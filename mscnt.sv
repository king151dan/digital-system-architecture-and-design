==> flow/design.v <==
module mscnt(input logic clk, reset,
             output logic [31:0] cnt);
  logic [31:0] counter;
  always @(posedge clk or posedge reset) begin
    if (reset) begin
      counter <= 32'b0;
    end else begin
      counter <= counter + 1;
    end
  end
  assign cnt = counter;
endmodule
module tb_mscnt();
  logic clk, reset;
  logic [31:0] cnt;
  mscnt dut(
    .clk(clk),
    .reset(reset),
    .cnt(cnt)
  );
  always #5 clk = ~clk;
always #25 reset = ~reset;
  initial begin
    reset = 1;
clk= 0 ;
cnt = 0 ;
    #20;
    reset = 0;
    #100;
  end
endmodule
* Reports on mscnt *
Tool output for the design above, in the order of the flow.
Line numbers count from 1 in the design file above.
The mark n/a stands for no value.

design
  design top = mscnt
  clock = clk
  cell library = sky130hd
  library corner = tt_025C_1v80

* Elaborated design *
Yosys after proc, flatten, opt, wreduce and memory -nomap, before mapping. Enables and synchronous resets that opt folds into registers are not counted as muxes. Memory bits, and registers merged into a memory's read port (data or address), are not among the register bits. Print and check cells are not counted. Equal cells are merged and count once.

operators by class
  reductions and logical operators = 0
  add/sub/neg operators = 1
  divide/modulo/power cells = 0
  multiply operators = 0
  shifts and indexed selects = 0
  muxes and demuxes = 0
  equality and inequality tests = 0
  bitwise gates (word level) = 0
  magnitude comparators = 0

operators by type and width
  operator                                                  number
  32-bit by 1-bit adder with 32-bit output with constant B  1

word-level totals
  output and inout bits = 32
  elaborated cells = 2
  bits in registers = 32
  memory bits (writable) = 0
  memories = 0
  word width x clocked read ports = 0
  bits in latches = 0
  input port bits = 2
  ROM bits = 0

* Longest topological paths *
Longest topological path by Yosys (ltp), each cell counted once; first at word level (registers and memories cut), then after technology mapping (sequential cells cut; the memories' decode and read muxes count).

depth
  word-level depth = 1
  ABC_AREA = 0
  mapped depth = 5
  mapped depth without buffers = 5

* After synthesis *
The flow's flattened synthesis, as Yosys stat reports it; memories are mapped. The netlist is that of the ABC_AREA named above (0 if unset); the other value can give another one.

cell types
  type                      number  total area (um^2)
  sky130_fd_sc_hd__dfrtp_1  32      800.768
  sky130_fd_sc_hd__xor2_1   19      166.41
  sky130_fd_sc_hd__xnor2_1  11      96.342
  sky130_fd_sc_hd__nand3_1  10      50.048
  sky130_fd_sc_hd__nor4_2   4       50.048
  sky130_fd_sc_hd__and4_1   5       43.792
  sky130_fd_sc_hd__nor4_1   6       37.536
  sky130_fd_sc_hd__nand3_4  2       35.034
  sky130_fd_sc_hd__nand2_1  9       33.782
  sky130_fd_sc_hd__and3_1   5       31.28
  sky130_fd_sc_hd__nand4_1  4       25.024
  sky130_fd_sc_hd__nor3_1   4       20.019
  sky130_fd_sc_hd__inv_1    5       18.768
  sky130_fd_sc_hd__buf_2    3       15.014
  sky130_fd_sc_hd__nor2_1   4       15.014
  sky130_fd_sc_hd__ha_1     1       12.512
  sky130_fd_sc_hd__nand3_2  1       10.01
  sky130_fd_sc_hd__buf_4    1       7.507

Not listed: further types 3, cells in them 3.

synthesis totals
  sequential part of the area = 800.8 um^2
  chip area (Yosys) = 1488.9 um^2
  buffers = 4
  standard cells after synthesis = 129
  flip-flops = 32

* Timing after synthesis *
OpenSTA on the mapped netlist: ideal clock, no wires. The path of least setup slack (recovery checks aside). Input and output delay are each 20% of the period. Register names are those of the netlist, which keeps one name where synthesis merged equal registers.

path after synthesis
  kind = reg2reg
  start point = register counter[0]
  end point = register counter[26]
  time at the first pin = 0.000 ns
  period = 1.43 ns
  stages = 6
  path delay = 1.518 ns
  path slack = -0.089 ns
  data required time = 1.351 ns
  arrival time = 1.439 ns
  library setup time = 0.079 ns
  path buffers = 0
  period reached after synthesis = 1.519 ns

"path delay" = arrival - input delay + setup time.
"stages" counts driving pins, that of a launching flip-flop among them; a cell with two outputs on the path counts twice.
"period reached after synthesis" is the clock period less the worst setup slack; recovery checks do not enter. This is arithmetic on one report: input and output delays are still those of the set period (20% each).
The rows between start and end are the longest chain of elaborated cells between them; the timing report does not say that the signal goes this way. Where chains are equally long, one stands for them.
A line is the first line of the expression or statement that the cell stems from. Yosys adds cells for indexed reads and writes and turns some case tables into memories.

between the ends, after synthesis
  cell sequence = sky130_fd_sc_hd__dfrtp_1 sky130_fd_sc_hd__ha_1 sky130_fd_sc_hd__and3_1 sky130_fd_sc_hd__nand3_2 sky130_fd_sc_hd__nor4_1 sky130_fd_sc_hd__xor2_1
  length of the longest elaborated chain = 1
  elaborated cells between the ends (all ways) = 1
  source lines of those cells = 1
  classes of those cells = add/sub (1)

RTL lines, path after synthesis
  what                                      RTL line  text
  start, declared                           3         logic [31:0] counter;
  start, assigned                           6         counter <= 32'b0;
  start, assigned                           8         counter <= counter + 1;
  32-bit by 1-bit adder with 32-bit output  8
  end, assigned                             6
  end, assigned                             8
  end, declared                             3

* Timing after layout *
Path of least setup slack in the final report of stored run 2 (OpenROAD, finished layout, wires in). Where an end is a register, its clock arrival counts in the times.

path after layout
  kind = reg2out
  start point = register counter[21]
  end point = output port cnt[21]
  output delay = 0.57 ns
  stages = 2
  period = 2.86 ns
  path slack = 0.93 ns
  time at the first pin = 0.28 ns
  path buffers = 1
  data required time = 2.29 ns
  arrival time = 1.35 ns

between the ends, after layout
  cell sequence = sky130_fd_sc_hd__dfrtp_1 sky130_fd_sc_hd__clkdlybuf4s50_1
  length of the longest elaborated chain = 0
  elaborated cells between the ends (all ways) = 0
  source lines of those cells = 0

RTL lines, path after layout
  what             RTL line  text
  start, declared  3         logic [31:0] counter;
  start, assigned  6         counter <= 32'b0;
  start, assigned  8         counter <= counter + 1;
  end, declared    2         output logic [31:0] cnt);

Subject: flow runs of mscnt

Hi,

Module mscnt, platform sky130hd: 2 stored runs of the flow (Yosys, OpenROAD) with differing settings, in no particular order. Input and output delays are each 20% of the period that was set; the output load is 0.01 pF.
By "achieved clock period (ns)" is meant the clock period of the run minus its worst setup slack. This is arithmetic on one report: input and output delays are still those of the set period (20% each).
"worst setup path time (ns)" = time allowed to the worst setup path (clock period - input delay - output delay, where it has them) - its slack; a late launch clock adds to it, a late capture clock takes from it.
"finish__power__total" is the tool's figure for a default switching activity; nothing was simulated.

settings of stored run 1
{
  "period_ns": 2.76,
  "CORE_UTILIZATION": 68,
  "PLACE_DENSITY": 0.78,
  "HOLD_SLACK_MARGIN": 0.14,
  "CORE_ASPECT_RATIO": 0.81,
  "CELL_PAD_IN_SITES_GLOBAL_PLACEMENT": 1,
  "TNS_END_PERCENT": 20,
  "ABC_AREA": 1,
  "CAP_MARGIN": 35,
  "SLEW_MARGIN": 10,
  "MAX_ROUTING_LAYER": "met5",
  "CORE_MARGIN": 2
}
report of stored run 1: did not finish, place, GPL-0301

settings of stored run 2
{
  "period_ns": 2.86,
  "CORE_UTILIZATION": 42,
  "PLACE_DENSITY_LB_ADDON": 0.06,
  "CORE_ASPECT_RATIO": 1.81,
  "CELL_PAD_IN_SITES_GLOBAL_PLACEMENT": 1,
  "CELL_PAD_IN_SITES_DETAIL_PLACEMENT": 1,
  "TNS_END_PERCENT": 85,
  "GPL_ROUTABILITY_DRIVEN": 1,
  "CTS_CLUSTER_SIZE": 44,
  "CTS_CLUSTER_DIAMETER": 340,
  "SLEW_MARGIN": 5,
  "CAP_MARGIN": 20,
  "CORE_MARGIN": 2
}
report of stored run 2
yosys chip area after synthesis (um^2): 1488.9
finish__design__die__area: 4058.5
finish__design__instance__area__stdcell: 1954.4
finish__design__instance__utilization: 0.5670
finish__timing__setup__ws: 0.933
finish__timing__setup__tns: 0.000
finish__timing__hold__ws: 0.478
finish__power__total: 8.199e-04
achieved clock period (ns): 1.927
worst setup path time (ns): 1.35
worst setup path kind: reg2out

Regards
